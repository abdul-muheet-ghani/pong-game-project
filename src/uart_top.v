==> flow/design.v <==
module uart_rx #(
    parameter DELAY_FRAMES = 217  
)
(
    input clk25MHz,
    input uart_rx,
    output reg [7:0]dataIn
);
localparam HALF_DELAY_WAIT = (DELAY_FRAMES / 2);
reg [3:0] rxState = 0;
reg [12:0] rxCounter = 0;
reg [1:0] cnt = 0;
reg [2:0] rxBitNumber = 0;
reg byteReady = 0;
localparam RX_STATE_IDLE = 0;
localparam RX_STATE_START_BIT = 1;
localparam RX_STATE_READ_WAIT = 2;
localparam RX_STATE_READ = 3;
localparam RX_STATE_STOP_BIT = 5;
localparam WAIT_STATE_AFTER_RECEIVE = 6;
always @(posedge clk25MHz) begin
    case (rxState)
        RX_STATE_IDLE: begin
            if (uart_rx == 0) begin
                rxState <= RX_STATE_START_BIT;
                rxCounter <= 1;
                rxBitNumber <= 0;
                byteReady <= 0;
            end
        end 
        RX_STATE_START_BIT: begin
            if (rxCounter == HALF_DELAY_WAIT) begin
                rxState <= RX_STATE_READ_WAIT;
                rxCounter <= 1;
            end else 
                rxCounter <= rxCounter + 1;
        end
        RX_STATE_READ_WAIT: begin
            rxCounter <= rxCounter + 1;
            if ((rxCounter + 1) == DELAY_FRAMES) begin
                rxState <= RX_STATE_READ;
            end
        end
        RX_STATE_READ: begin
            rxCounter <= 1;
            dataIn <= {uart_rx, dataIn[7:1]};
            rxBitNumber <= rxBitNumber + 1;
            if (rxBitNumber == 3'b111)
                rxState <= RX_STATE_STOP_BIT;
            else
                rxState <= RX_STATE_READ_WAIT;
        end
        RX_STATE_STOP_BIT: begin
            rxCounter <= rxCounter + 1;
            if ((rxCounter + 1) == DELAY_FRAMES) begin
                rxState <= WAIT_STATE_AFTER_RECEIVE;
                rxCounter <= 0;
                byteReady <= 1;
            end
        end
        WAIT_STATE_AFTER_RECEIVE: begin
            if(cnt == 1) begin
                rxState <= RX_STATE_IDLE;
                dataIn <= 8'd0;
                cnt   <= 2'd0;
                    end
            else begin
                cnt <= cnt + 1;
                rxState <= WAIT_STATE_AFTER_RECEIVE;
            end
        end
    endcase
end
endmodule
module uart_top
(
    input  clk25MHz,
    input  uart_rx,
    input  button1,
    output uart_tx,
    output reg btn1,
    output reg btn2,
    output reg btn3,
    output reg btn4,
    output reg rst,
    output [5:0] led
);
    wire [7:0] data_recieve;
    uart_rx u_uart_rx
    (
        .clk25MHz(clk25MHz),
        .uart_rx(uart_rx),
        .dataIn(data_recieve)
    );
    uart_tx u_uart_tx
    (
        .clk(clk25MHz),
        .uart_tx(uart_tx),
        .btn1(button1),
        .dataIn(data_recieve),
        .led(led)
    );
    always@ (*)
    begin
        if(data_recieve == "a") btn1 = 1;
        else btn1 = 0;
        if(data_recieve == "q") btn2 = 1;
        else btn2 = 0;
        if(data_recieve == "l") btn3 = 1;
        else btn3 = 0;
        if(data_recieve == "p") btn4 = 1;
        else btn4 = 0;
        if(data_recieve == "b") rst = 1;
        else rst = 0;
    end
endmodule
module uart_tx #(
    parameter DELAY_FRAMES = 234  
)
(
    input  clk,
    input  btn1,
    input [7:0] dataIn,
    output uart_tx,
    output reg [5:0] led
);
reg [3:0] txState = 0;
reg [24:0] txCounter = 0;
reg [7:0] dataOut = 0;
reg txPinRegister = 1;
reg [2:0] txBitNumber = 0;
reg [3:0] txByteCounter = 0;
assign uart_tx = txPinRegister;
localparam MEMORY_LENGTH = 12;
reg [7:0] testMemory [MEMORY_LENGTH-1:0];
always @(posedge clk) begin
        led <= ~dataIn[2:0];
        testMemory[0] <= dataIn;
end
initial begin
    testMemory[0] = "L";
    testMemory[1] = "u";
    testMemory[2] = "s";
    testMemory[3] = "h";
    testMemory[4] = "a";
    testMemory[5] = "y";
    testMemory[6] = " ";
    testMemory[7] = "L";
    testMemory[8] = "a";
    testMemory[9] = "b";
    testMemory[10] = "s";
    testMemory[11] = " ";
end
localparam TX_STATE_IDLE = 0;
localparam TX_STATE_START_BIT = 1;
localparam TX_STATE_WRITE = 2;
localparam TX_STATE_STOP_BIT = 3;
localparam TX_STATE_DEBOUNCE = 4;
always @(posedge clk) begin
    case (txState)
        TX_STATE_IDLE: begin
            if (btn1 == 0) begin
                txState <= TX_STATE_START_BIT;
                txCounter <= 0;
                txByteCounter <= 0;
            end
            else begin
                txPinRegister <= 1;
            end
        end 
        TX_STATE_START_BIT: begin
            txPinRegister <= 0;
            if ((txCounter + 1) == DELAY_FRAMES) begin
                txState <= TX_STATE_WRITE;
                dataOut <= testMemory[txByteCounter];
                txBitNumber <= 0;
                txCounter <= 0;
            end else 
                txCounter <= txCounter + 1;
        end
        TX_STATE_WRITE: begin
            txPinRegister <= dataOut[txBitNumber];
            if ((txCounter + 1) == DELAY_FRAMES) begin
                if (txBitNumber == 3'b111) begin
                    txState <= TX_STATE_STOP_BIT;
                end else begin
                    txState <= TX_STATE_WRITE;
                    txBitNumber <= txBitNumber + 1;
                end
                txCounter <= 0;
            end else 
                txCounter <= txCounter + 1;
        end
        TX_STATE_STOP_BIT: begin
            txPinRegister <= 1;
            if ((txCounter + 1) == DELAY_FRAMES) begin
                if (txByteCounter == MEMORY_LENGTH - 1) begin
                    txState <= TX_STATE_DEBOUNCE;
                end else begin
                    txByteCounter <= txByteCounter + 1;
                    txState <= TX_STATE_START_BIT;
                end
                txCounter <= 0;
            end else 
                txCounter <= txCounter + 1;
        end
        TX_STATE_DEBOUNCE: begin
            if (txCounter == 23'b111111111111111111) begin
                if (btn1 == 1) 
                    txState <= TX_STATE_IDLE;
            end else
                txCounter <= txCounter + 1;
        end
    endcase      
end
endmodule
Tool chain data of uart_top
Tool output for the design above, in the order of the flow.
Line numbers count from 1 in the design file above.
Operators: Yosys type, input widths -> output width; for muxes data width and select width s.
{"block": "design", "top": "uart_top", "clock_port": "clk25MHz", "lib": "sky130hd", "corner": "tt_025C_1v80"}

Elaborated design
Yosys after proc, flatten, opt, wreduce and memory -nomap, before mapping. Print and check cells are not counted. Equal cells are merged and count once.
{"block": "bits", "mem_bits_rw": 0, "mem_bits_ro": 0, "ff_bits": 89, "output_inout_bits": 12, "clocked_rd_ports_x_width": 0, "n_memories": 0, "input_bits": 3, "latchBits": 0}
{"block": "op_classes", "n_logic": 1, "n_eq": 47, "muxes": 44, "n_mul": 0, "shift": 1, "reduce_and_logical": 25, "cmp": 0, "add_sub_neg": 6, "div": 0}
{"block": "op_table", "op": "$pmux 25 s3", "count": 1}
{"block": "op_table", "op": "$mux 25", "count": 3}
{"block": "op_table", "op": "$pmux 8 s9", "count": 1}
{"block": "op_table", "op": "$pmux 13 s5", "count": 1}
{"block": "op_table", "op": "$eq 32x8->1 const B", "count": 2}
{"block": "op_table", "op": "$mux 4", "count": 13}
{"block": "op_table", "op": "$eq 8x7->1 const B", "count": 5}
{"block": "op_table", "op": "$mux 13", "count": 3}
{"block": "op_table", "op": "$eq 4x3->1 const B", "count": 7}
{"block": "op_table", "op": "$add 25x1->26 const B", "count": 1}
{"block": "op_table", "op": "$eq 25x18->1 const B", "count": 1}
{"block": "op_table", "op": "$eq 4x2->1 const B", "count": 6}
{"block": "op_table", "op": "$pmux 4 s6", "count": 1}
{"block": "op_table", "op": "$mux 3", "count": 7}
{"block": "op_table", "op": "$pmux 4 s5", "count": 1}
{"block": "op_table", "op": "$ne 2x1->1 const B", "count": 8}
{"block": "op_table", "op": "$eq 4x4->1 const B", "count": 4}
{"block": "op_table", "op": "$pmux 8 s2", "count": 1}
{"block": "op_table", "op": "$add 13x1->14 const B", "count": 1}
{"block": "op_table", "op": "$ne 2x2->1 const B", "count": 7}
{"block": "op_table", "op": "$eq 13x7->1 const B", "count": 1}
{"block": "op_table", "op": "$eq 4x1->1 const B", "count": 3}
{"block": "op_table", "op": "$logic_not 4->1", "count": 3}
{"block": "op_table", "op": "$pmux 3 s2", "count": 2}
{"block": "op_table", "op": "$reduce_and 2->1", "count": 5}
{"block": "op_table", "op": "$reduce_bool 5->1", "count": 2}
{"block": "op_table", "op": "$reduce_bool 2->1", "count": 4}
{"block": "op_table", "op": "$reduce_and 4->1", "count": 2}
Not listed: further kinds 18, cells in them 28.

Longest topological paths
Longest topological path by Yosys (ltp), each cell counted once; first at word level (registers and memories cut), then after technology mapping (sequential cells cut; the memories' decode and read muxes count).
{"block": "depth", "ltp_word": 4, "abc_area": 0, "depth_mapped": 9, "depth_no_buf": 9}

Mapped cells and area
Source: synth_stat.txt of the flow (Yosys; design flattened, memories mapped). It holds for the ABC_AREA given above (unset counts as 0); a run with the other value may have another netlist.
The area totals of this step are shown rounded.
{"block": "synth_totals", "mapped_cells": 486, "ffs": 84, "yosys_area_mm2": 0.004938}
{"block": "types", "cell_type": "sky130_fd_sc_hd__edfxtp_1", "count": 73, "area_total_um2": 2.19E+03}
{"block": "types", "cell_type": "sky130_fd_sc_hd__nor2_1", "count": 60, "area_total_um2": 225.216}
{"block": "types", "cell_type": "sky130_fd_sc_hd__dfxtp_1", "count": 11, "area_total_um2": 220.211}
{"block": "types", "cell_type": "sky130_fd_sc_hd__xnor2_1", "count": 24, "area_total_um2": 210.202}
{"block": "types", "cell_type": "sky130_fd_sc_hd__ha_1", "count": 14, "area_total_um2": 175.168}
{"block": "types", "cell_type": "sky130_fd_sc_hd__xor2_1", "count": 15, "area_total_um2": 131.376}
{"block": "types", "cell_type": "sky130_fd_sc_hd__nand2_1", "count": 32, "area_total_um2": 120.115}
{"block": "types", "cell_type": "sky130_fd_sc_hd__nor3_1", "count": 23, "area_total_um2": 115.11}
{"block": "types", "cell_type": "sky130_fd_sc_hd__o21ai_0", "count": 21, "area_total_um2": 105.101}
{"block": "types", "cell_type": "sky130_fd_sc_hd__a21oi_1", "count": 18, "area_total_um2": 90.086}
{"block": "types", "cell_type": "sky130_fd_sc_hd__and2_1", "count": 13, "area_total_um2": 81.328}
{"block": "types", "cell_type": "sky130_fd_sc_hd__inv_1", "count": 20, "area_total_um2": 75.072}
{"block": "types", "cell_type": "sky130_fd_sc_hd__nand4_1", "count": 12, "area_total_um2": 75.072}
{"block": "types", "cell_type": "sky130_fd_sc_hd__nor2b_1", "count": 12, "area_total_um2": 75.072}
{"block": "types", "cell_type": "sky130_fd_sc_hd__and3_1", "count": 10, "area_total_um2": 62.56}
{"block": "types", "cell_type": "sky130_fd_sc_hd__nand3_1", "count": 11, "area_total_um2": 55.053}
{"block": "types", "cell_type": "sky130_fd_sc_hd__nand2b_1", "count": 8, "area_total_um2": 50.048}
{"block": "types", "cell_type": "sky130_fd_sc_hd__mux2_2", "count": 4, "area_total_um2": 45.043}
Not listed: further types 45, cells in them 105.
The figures by module come from a second, unflattened synthesis with its own total; it is not the netlist above.
{"block": "unflattened", "cells_unflattened": 499, "area_unflattened_mm2": 0.005107}
Each row is one instance without its submodules.
{"block": "modules", "mod": "uart_tx", "seq_area_mm2": 0.001541, "instances": 1, "area_mm2": 0.003231, "n_cells": 321}
{"block": "modules", "mod": "uart_rx", "seq_area_mm2": 0.0008708, "instances": 1, "area_mm2": 0.001804, "n_cells": 167}
{"block": "modules", "mod": "uart_top", "seq_area_mm2": 0, "instances": 1, "area_mm2": 0.0000726, "n_cells": 11}

Worst setup path after synthesis
Path of least setup slack by OpenSTA after synthesis, without wires, with an ideal clock, recovery checks aside; 20% of the period is set as input and as output delay. Where synthesis merged equal registers, the netlist keeps one of their names.
{"block": "synth_path", "path_kind": "reg-to-reg", "start": "reg u_uart_tx.txCounter[0]", "end": "reg u_uart_tx.dataOut[0]", "path_stages": 9, "setup_slack_ns": 0.866, "tclk_ns": 3.97, "t_arrival_ns": 2.730, "delay_ns": 3.103, "launch_ns": 0.000, "t_required_ns": 3.597, "n_path_buf": 0, "period_less_setup_slack_ns": 3.104}
"delay_ns" = arrival - input delay + setup time.
"path_stages": output pins that drive a net of the path, with the launching flip-flop's if there is one; two outputs of one cell count as two.
"period_less_setup_slack_ns" is the clock period less the worst setup slack; recovery checks do not enter. This is arithmetic on one report: input and output delays are still those of the set period (20% each).
Between the ends stands the longest chain of elaborated cells between them, by number of cells; it is not shown to be the way that was timed. Of several equally long chains one is given.
A line is the first line of the expression or statement that the cell stems from. Yosys adds cells for indexed reads and writes and turns some case tables into memories.
At most two assigning lines are given for a register; there are more.
{"block": "synth_between", "cell_sequence": "sky130_fd_sc_hd__edfxtp_1 -> sky130_fd_sc_hd__ha_1 -> sky130_fd_sc_hd__nand4_1 -> sky130_fd_sc_hd__nor4_1 -> sky130_fd_sc_hd__nand2b_1 -> sky130_fd_sc_hd__mux2_2 -> sky130_fd_sc_hd__a31oi_1 -> sky130_fd_sc_hd__nor4_4 -> sky130_fd_sc_hd__nor2b_1", "elab_chain_cells": 3, "cone_cells": 3, "cone_classes": "add/sub (1); eq/ne (1); reduce/logical (1)"}
{"block": "synth_rtl", "item": "start: declaration", "line_no": 128, "source": "reg [24:0] txCounter = 0;"}
{"block": "synth_rtl", "item": "start: assignment", "line_no": 179, "source": "txCounter <= txCounter + 1;"}
{"block": "synth_rtl", "item": "start: assignment", "line_no": 192, "source": "txCounter <= txCounter + 1;"}
{"block": "synth_rtl", "item": "$add 25x1->26", "line_no": 173, "source": "if ((txCounter + 1) == DELAY_FRAMES) begin"}
{"block": "synth_rtl", "item": "$eq 32x8->1", "line_no": 173}
{"block": "synth_rtl", "item": "$reduce_and 2->1"}
{"block": "synth_rtl", "item": "end: assignment", "line_no": 175, "source": "dataOut <= testMemory[txByteCounter];"}
{"block": "synth_rtl", "item": "end: declaration", "line_no": 129, "source": "reg [7:0] dataOut = 0;"}

Worst path after layout
Path of least setup slack in the final report of run 1 (OpenROAD, finished layout, wires in). Where an end is a register, its clock arrival counts in the times.
{"block": "layout_path", "path_kind": "reg-to-reg", "start": "reg u_uart_tx.txCounter[0]", "end": "reg u_uart_tx.dataOut[3]", "setup_slack_ns": 1.64, "t_arrival_ns": 3.66, "n_path_buf": 0, "t_required_ns": 5.30, "path_stages": 9, "tclk_ns": 5.33, "launch_ns": 0.34}
Between the ends stands the longest chain of elaborated cells between them, by number of cells; it is not shown to be the way that was timed. Of several equally long chains one is given.
At most two assigning lines are given for a register; there are more.
{"block": "layout_between", "cell_sequence": "sky130_fd_sc_hd__edfxtp_1 -> sky130_fd_sc_hd__ha_1 -> sky130_fd_sc_hd__nand4_1 -> sky130_fd_sc_hd__nor4_1 -> sky130_fd_sc_hd__nand2b_1 -> sky130_fd_sc_hd__mux2_2 -> sky130_fd_sc_hd__a31oi_1 -> sky130_fd_sc_hd__nor4_4 -> sky130_fd_sc_hd__nor2b_1", "elab_chain_cells": 3, "cone_cells": 3, "cone_classes": "add/sub (1); eq/ne (1); reduce/logical (1)"}
{"block": "layout_rtl", "item": "start: declaration", "line_no": 128, "source": "reg [24:0] txCounter = 0;"}
{"block": "layout_rtl", "item": "start: assignment", "line_no": 179, "source": "txCounter <= txCounter + 1;"}
{"block": "layout_rtl", "item": "start: assignment", "line_no": 192, "source": "txCounter <= txCounter + 1;"}
{"block": "layout_rtl", "item": "$add 25x1->26", "line_no": 173, "source": "if ((txCounter + 1) == DELAY_FRAMES) begin"}
{"block": "layout_rtl", "item": "$eq 32x8->1", "line_no": 173}
{"block": "layout_rtl", "item": "$reduce_and 2->1"}
{"block": "layout_rtl", "item": "end: assignment", "line_no": 175, "source": "dataOut <= testMemory[txByteCounter];"}
{"block": "layout_rtl", "item": "end: declaration", "line_no": 129, "source": "reg [7:0] dataOut = 0;"}

2 stored runs of uart_top in the flow (synthesis by Yosys, layout by OpenROAD, sky130hd cells), in arbitrary order. Constraints: input delay and output delay 20% of the set period each, output load 0.01 pF.
"period_less_ws_ns" = clock period - worst setup slack. The figure is calculated, with input and output delays left at 20% of the set period.
"timing.worst_path_ns" means the part of the period allowed to the worst setup path (the constraints hold back 20% at inputs and 20% at outputs) less its slack; where the path has registers, the arrival times of their clocks count too.
By "final_power_uw" is meant OpenSTA's value without simulated activity: inputs other than the clock are taken to toggle once in ten clock periods, and the tool carries that through the logic.
Values from the reports are rounded here.

{"run": "run 1", "settings": { "period_ns": 5.33, "CAP_MARGIN": 20, "CORE_MARGIN": 2, "CORE_UTILIZATION": 40, "SLEW_MARGIN": 20 }, "results": { "yosys.chip_area_mm2": 0.004938, "final_die_area_mm2": 0.01325, "finish.stdcell_area_mm2": 0.005409, "fin_util_frac": 0.45, "final_setup_ws_ns": 1.641, "tns_setup_ns": 0.000, "hold_ws_ns": 0.403, "final_power_uw": 2039, "period_less_ws_ns": 3.689, "timing.worst_path_ns": 3.69, "path_kind": "reg-to-reg" }}
{"run": "run 2", "settings": { "period_ns": 2.11, "CORE_UTILIZATION": 19, "SETUP_SLACK_MARGIN": 0.56, "PLACE_DENSITY_LB_ADDON": 0.27, "TNS_END_PERCENT": 80, "ABC_AREA": 1, "GPL_TIMING_DRIVEN": 0, "CTS_CLUSTER_SIZE": 56, "CTS_CLUSTER_DIAMETER": 362, "CAP_MARGIN": 20, "CORE_MARGIN": 2, "SLEW_MARGIN": 20 }, "results": { "yosys.chip_area_mm2": 0.005112, "final_die_area_mm2": 0.02824, "finish.stdcell_area_mm2": 0.007294, "fin_util_frac": 0.274, "final_setup_ws_ns": -0.287, "tns_setup_ns": -9.599, "hold_ws_ns": 0.414, "final_power_uw": 7538, "period_less_ws_ns": 2.397, "timing.worst_path_ns": 2.40, "path_kind": "reg-to-reg" }}
